==> flow/design.v <==
module fp_add (
  input logic         clk,
  input logic         rst,
  input logic         in_vld,
  input logic [31:0]  a,
  input logic [31:0]  b,
  output logic        sum_vld,
  output logic [31:0] sum
);
  localparam OVFL_BIT_POS     = 24;
  localparam IMPLICIT_BIT_POS = 23;
  localparam PIPELINE_DLY     = 8;
  logic a_sign_q;
  logic a_sign_q2;
  logic b_sign_q;
  logic b_sign_q2;
  logic [7:0] a_exp;
  logic [7:0] b_exp;
  logic [7:0] exp_norm;
  logic [7:0] exp_norm_q;
  logic [7:0] exp_norm_q2;
  logic [7:0] exp_norm_q3;
  logic [7:0] exp_norm_q4;
  logic [7:0] exp_norm_adj;
  logic a_exp_larger;
  logic [7:0] exp_diff;
  logic [22:0] a_mant_q;
  logic [22:0] b_mant_q;
  logic [23:0] a_mant_norm;
  logic [23:0] b_mant_norm;
  logic [22:0] sum_mant_adj;
  logic signed [24:0] a_mant_norm_signed;
  logic signed [24:0] b_mant_norm_signed;
  logic signed [25:0] sum_mant_signed;
  logic        [24:0] sum_mant_unsigned;
  logic [PIPELINE_DLY-1:0] sum_vld_sr;
  logic final_sign;
  logic final_sign_q;
  logic final_sign_q2;
  logic imp_bit;
  logic [4:0] mant_msb;
  assign a_exp = a[30:23];
  assign b_exp = b[30:23];
  always_ff @(posedge clk) begin
    if (rst) begin
      sum_vld_sr <= '0;
    end else begin
      sum_vld_sr <= {sum_vld_sr[$size(sum_vld_sr)-2:0], in_vld};
    end
  end
  assign sum_vld = sum_vld_sr[$size(sum_vld_sr)-1];
  always_ff @(posedge clk) begin
    a_sign_q <= a[31];
    b_sign_q <= b[31];
    a_mant_q <= a[22:0];
    b_mant_q <= b[22:0];
    if (a_exp >= b_exp) begin
      a_exp_larger <= 1;
      exp_norm     <= a_exp;
      exp_diff     <= a_exp - b_exp;
    end else begin
      a_exp_larger <= 0;
      exp_norm     <= b_exp;
      exp_diff     <= b_exp - a_exp;
    end
    a_sign_q2   <= a_sign_q;
    b_sign_q2   <= b_sign_q;
    exp_norm_q  <= exp_norm;
    a_mant_norm <= (a_exp_larger ) ? {1'b1, a_mant_q} : {1'b1, a_mant_q} >> exp_diff;
    b_mant_norm <= (!a_exp_larger) ? {1'b1, b_mant_q} : {1'b1, b_mant_q} >> exp_diff;
    exp_norm_q2        <= exp_norm_q;
    a_mant_norm_signed <= a_sign_q2 ? -a_mant_norm : a_mant_norm;
    b_mant_norm_signed <= b_sign_q2 ? -b_mant_norm : b_mant_norm;
    exp_norm_q3     <= exp_norm_q2;
    final_sign      <= sum_mant_signed[$size(sum_mant_signed)-1];
    sum_mant_signed <= a_mant_norm_signed + b_mant_norm_signed;
    final_sign_q      <= final_sign;
    exp_norm_q4       <= exp_norm_q3;
    sum_mant_unsigned <= sum_mant_signed[$size(sum_mant_signed)-1] ? -sum_mant_signed : sum_mant_signed[$size(sum_mant_signed)-2:0];
    final_sign_q2 <= final_sign_q;
    if (!sum_mant_unsigned[OVFL_BIT_POS] && !sum_mant_unsigned[IMPLICIT_BIT_POS]) begin
      if (sum_mant_unsigned[$size(sum_mant_adj)-1:0] == '0) begin
        sum_mant_adj <= '0;
        exp_norm_adj <= '0;
      end else begin
        sum_mant_adj <= sum_mant_unsigned[$size(sum_mant_adj)-1:0] << ($size(sum_mant_adj) - mant_msb);
        exp_norm_adj <= exp_norm_q4 - ($size(sum_mant_adj) - mant_msb);
      end
    end else if (sum_mant_unsigned[OVFL_BIT_POS]) begin
      exp_norm_adj <= exp_norm_q4 + 1;
      sum_mant_adj <= sum_mant_unsigned[$size(sum_mant_adj)-1:0] >> 1;
    end else begin
      exp_norm_adj <= exp_norm_q4;
      sum_mant_adj <= sum_mant_unsigned[$size(sum_mant_adj)-1:0];
    end
    sum <= {final_sign_q2, exp_norm_adj, sum_mant_adj};
  end
  always_comb begin
    mant_msb = 0;
    for (int i = 0; i < $size(sum_mant_adj)-1; i++) begin
      if (sum_mant_unsigned[i]) begin
        mant_msb = i;
      end
    end
  end
endmodule
; ---- Step by step through the tools: fp_add
; What the tools print for fp_add, step after step.
; Line numbers count from 1 in the design file above.
; Cell names lack the library's common part.
; The mark -- stands for no value.
[inputs]
top = fp_add
clk_port = clk
library = sky130hd
lib_corner = tt_025C_1v80

; ---- Elaborated design
; Source: Yosys, flattened and elaborated, memories not mapped. Widths are those after wreduce; folded enables and synchronous resets count as part of the registers. Registers that Yosys merges into a memory's read port (data or address) are not register bits. Print and check cells do not count. Equal cells are merged and count once.
[classes]
addsub = 9
n_cmp = 1
shift = 3
n_mux = 35
reduce_logical = 4
[op_table]
columns = cell, count
row1 = 23-bit two-way mux, 5
row2 = 5-bit two-way mux, 20
row3 = 24-bit negation with 25-bit output, 2
row4 = 24-bit by 8-bit right shift with 24-bit output, 2
row5 = 24-bit two-way mux, 2
row6 = 8-bit two-way mux, 5
row7 = 23-bit by 32-bit left shift with 23-bit output, 1
row8 = 25-bit by 25-bit adder with 26-bit output, 1
row9 = 25-bit negation, 1
row10 = 25-bit two-way mux, 1
row11 = 8-bit subtractor, 3
row12 = 23-bit zero test, 1
row13 = 8-bit by 1-bit adder with 8-bit output with constant B, 1
row14 = 8-bit greater-or-equal comparator, 1
row15 = 5-bit by 5-bit subtractor with 6-bit output with constant A, 1
row16 = 1-bit zero test, 2
row17 = 1-bit two-way mux, 2
row18 = 1-bit logical AND, 1
[word_totals]
register_bits = 322
inputBits = 67
output_inout_bits = 33
elab_cells = 82

; ---- Depth
; Depth = most cells in a row (Yosys ltp): at word level without a register or memory, in the mapped netlist without a sequential cell, where the memories' decode and read muxes count.
[logic_depth]
ltp_word = 25
abc_area = 0
depth_mapped = 17
depth_no_buf = 15

; ---- Mapped cells and area
; Yosys stat after the flow's synthesis: flattened, memories mapped to cells. It holds for the ABC_AREA given above (unset counts as 0); a run with the other value may have another netlist.
[types]
columns = cell, count, area_total_um2
row1 = dfxtp_1, 322, 6.45E+03
row2 = mux4_2, 36, 810.778
row3 = xnor2_1, 82, 718.189
row4 = ha_1, 53, 663.136
row5 = o21ai_0, 119, 595.571
row6 = nand2_1, 124, 465.446
row7 = a21oi_1, 69, 345.331
row8 = inv_1, 86, 322.81
row9 = nor2_1, 86, 322.81
row10 = mux2i_1, 28, 280.269
row11 = clkbuf_1, 62, 232.723
row12 = nand3_1, 40, 200.192
row13 = o31ai_1, 26, 195.187
row14 = a211oi_1, 25, 187.68
row15 = o22ai_1, 26, 162.656
row16 = a22oi_1, 21, 157.651
row17 = nor2b_1, 24, 150.144
row18 = xor2_1, 16, 140.134
; Other cell types: 60; their cells: 288.
[mapped]
cells = 1533
yosys_area_um2 = 14641.5
seqArea_um2 = 6446.2
ffs = 322
n_buf = 79

; ---- Timing after synthesis
; Source: OpenSTA report_checks on the synthesized netlist (no wires, ideal clock, input and output delay 20% of the period each), path of least setup slack; recovery checks are left aside. Register names are those of the netlist, which keeps one name where synthesis merged equal registers.
[synth_timing]
path_type = register to register
startpoint = reg sum_mant_unsigned[8]
endpoint = reg exp_norm_adj[7]
period_ns = 3.63
setup_ns = 0.122
launch_ns = 0.000
arrival_ns = 3.308
required_time_ns = 3.508
path_slack_ns = 0.200
delay_ns = 3.430
stages = 17
path_buffers = 2
synth_period_reached_ns = 3.43
; "delay_ns" is the arrival time less input delay plus setup time.
; "stages" counts driving pins, that of a launching flip-flop among them; a cell with two outputs on the path counts twice.
; "synth_period_reached_ns" is the clock period less the worst setup slack; recovery checks do not enter. This is arithmetic on one report: input and output delays are still those of the set period (20% each).
; The rows between start and end are the longest chain of elaborated cells between them; the timing report does not say that the signal goes this way. Where chains are equally long, one stands for them.
; Each line given opens the expression or statement behind the cell; cells for indexed reads and writes are added by Yosys, which also makes memories of some case tables.
; A register here has more assigning lines than the two given.
[synth_via]
path_cell_list = dfxtp_1 > clkbuf_1 > or2_2 > a211o_1 > o21ai_1 > nand2_2 > inv_1 > buf_4 > ha_1 > nor2b_1 > o21ai_0 > a21oi_1 > o21ai_0 > a21oi_1 > o21a_1 > o21ba_2 > o32a_1
elab_chain_cells = 18
cone_cells = 19
classes_between = add/sub (2); mux (16); reduce/logical (1)
[synth_rtl]
columns = element, line_no
row1 = "start, declared", 35  ; logic        [24:0] sum_mant_unsigned;
row2 = "start, assigned", 79  ; sum_mant_unsigned <= sum_mant_signed[$size(sum_mant_signed)-1] ? -sum_mant_signed : sum_mant_signed[$size(sum_ ...
row3 = 5-bit two-way mux x14, 101  ; if (sum_mant_unsigned[i]) begin
row4 = 5-bit by 5-bit subtractor with 6-bit output, 87  ; exp_norm_adj <= exp_norm_q4 - ($size(sum_mant_adj) - mant_msb);
row5 = 8-bit subtractor, 87
row6 = 8-bit two-way mux, 82  ; if (sum_mant_unsigned[$size(sum_mant_adj)-1:0] == '0) begin
row7 = 8-bit two-way mux, 81  ; if (!sum_mant_unsigned[OVFL_BIT_POS] && !sum_mant_unsigned[IMPLICIT_BIT_POS]) begin
row8 = "end, assigned", 87
row9 = "end, assigned", 90  ; exp_norm_adj <= exp_norm_q4 + 1;
row10 = "end, declared", 24  ; logic [7:0] exp_norm_adj;

; ---- Path in the finished layout
; Path of least setup slack in the final report of flow run A (OpenROAD, finished layout, wires in). Where an end is a register, its clock arrival counts in the times.
[layout_timing]
path_type = register to register
startpoint = reg sum_mant_unsigned[15]
endpoint = reg exp_norm_adj[7]
period_ns = 3.22
setup_ns = 0.10
launch_ns = 0.51
arrival_ns = 3.64
required_time_ns = 3.61
path_slack_ns = -0.02
stages = 13
path_buffers = 0
; The rows between start and end are the longest chain of elaborated cells between them; the timing report does not say that the signal goes this way. Where chains are equally long, one stands for them.
; A register here has more assigning lines than the two given.
[layout_via]
path_cell_list = dfxtp_1 > nor4_1 > o41ai_2 > a21boi_1 > inv_1 > ha_1 > o21ai_0 > a21oi_1 > o21ai_0 > a21oi_1 > o21a_1 > o21ba_2 > o32a_1
elab_chain_cells = 11
cone_cells = 12
classes_between = add/sub (2); mux (9); reduce/logical (1)
[layout_rtl]
columns = element, line_no
row1 = "start, declared", 35  ; logic        [24:0] sum_mant_unsigned;
row2 = "start, assigned", 79  ; sum_mant_unsigned <= sum_mant_signed[$size(sum_mant_signed)-1] ? -sum_mant_signed : sum_mant_signed[$size(sum_ ...
row3 = 5-bit two-way mux x7, 101  ; if (sum_mant_unsigned[i]) begin
row4 = 5-bit by 5-bit subtractor with 6-bit output, 87  ; exp_norm_adj <= exp_norm_q4 - ($size(sum_mant_adj) - mant_msb);
row5 = 8-bit subtractor, 87
row6 = 8-bit two-way mux, 82  ; if (sum_mant_unsigned[$size(sum_mant_adj)-1:0] == '0) begin
row7 = 8-bit two-way mux, 81  ; if (!sum_mant_unsigned[OVFL_BIT_POS] && !sum_mant_unsigned[IMPLICIT_BIT_POS]) begin
row8 = "end, assigned", 87
row9 = "end, assigned", 90  ; exp_norm_adj <= exp_norm_q4 + 1;
row10 = "end, declared", 24  ; logic [7:0] exp_norm_adj;

; 2 stored runs of fp_add in the flow (synthesis by Yosys, layout by OpenROAD, sky130hd cells), in arbitrary order. Constraints: input delay and output delay 20% of the set period each, output load 0.01 pF.
; "achieved_period_ns": clock period set for the run, less the worst setup slack. It is reckoned from that one timing run; input and output delays stay at 20% of the period that was set.
; "timing.worst_path_ns" = time allowed to the worst setup path (clock period - input delay - output delay, where it has them) - its slack; a late launch clock adds to it, a late capture clock takes from it.
; "total_power_mw": no workload was simulated; the value follows from the tool's default switching activity.

[flow run A: settings]
period_ns = 3.22
CORE_UTILIZATION = 33
SETUP_SLACK_MARGIN = -0.25
PLACE_DENSITY_LB_ADDON = 0.13
CORE_MARGIN = 4
CTS_CLUSTER_SIZE = 33
CTS_CLUSTER_DIAMETER = 382
MIN_ROUTING_LAYER = met2
CAP_MARGIN = 20
SLEW_MARGIN = 20
[flow run A: results]
timing.worst_path_ns = 3.24
worst_setup_path_type = register to register
worst_setup_slack_ns = -0.025
total_power_mw = 15.473
tns_ns = -0.025
design.die.area_um2 = 47801.3
finish.utilization_pct = 39.4
fin_hold_ws_ns = 0.311
yosys.chip_area_um2 = 14641.5
stdcell_area_um2 = 17142.7
achieved_period_ns = 3.245

[flow run B: settings]
period_ns = 4.64
CORE_UTILIZATION = 60
CORE_MARGIN = 2
CELL_PAD_IN_SITES_DETAIL_PLACEMENT = 1
ABC_AREA = 0
GPL_ROUTABILITY_DRIVEN = 1
SLEW_MARGIN = 30
CAP_MARGIN = 20
[flow run B: results]
timing.worst_path_ns = 4.36
worst_setup_path_type = register to register
worst_setup_slack_ns = 0.283
total_power_mw = 12.603
tns_ns = 0.000
design.die.area_um2 = 25668.8
finish.utilization_pct = 70.4
fin_hold_ws_ns = 0.327
yosys.chip_area_um2 = 14641.5
stdcell_area_um2 = 16972.5
achieved_period_ns = 4.357
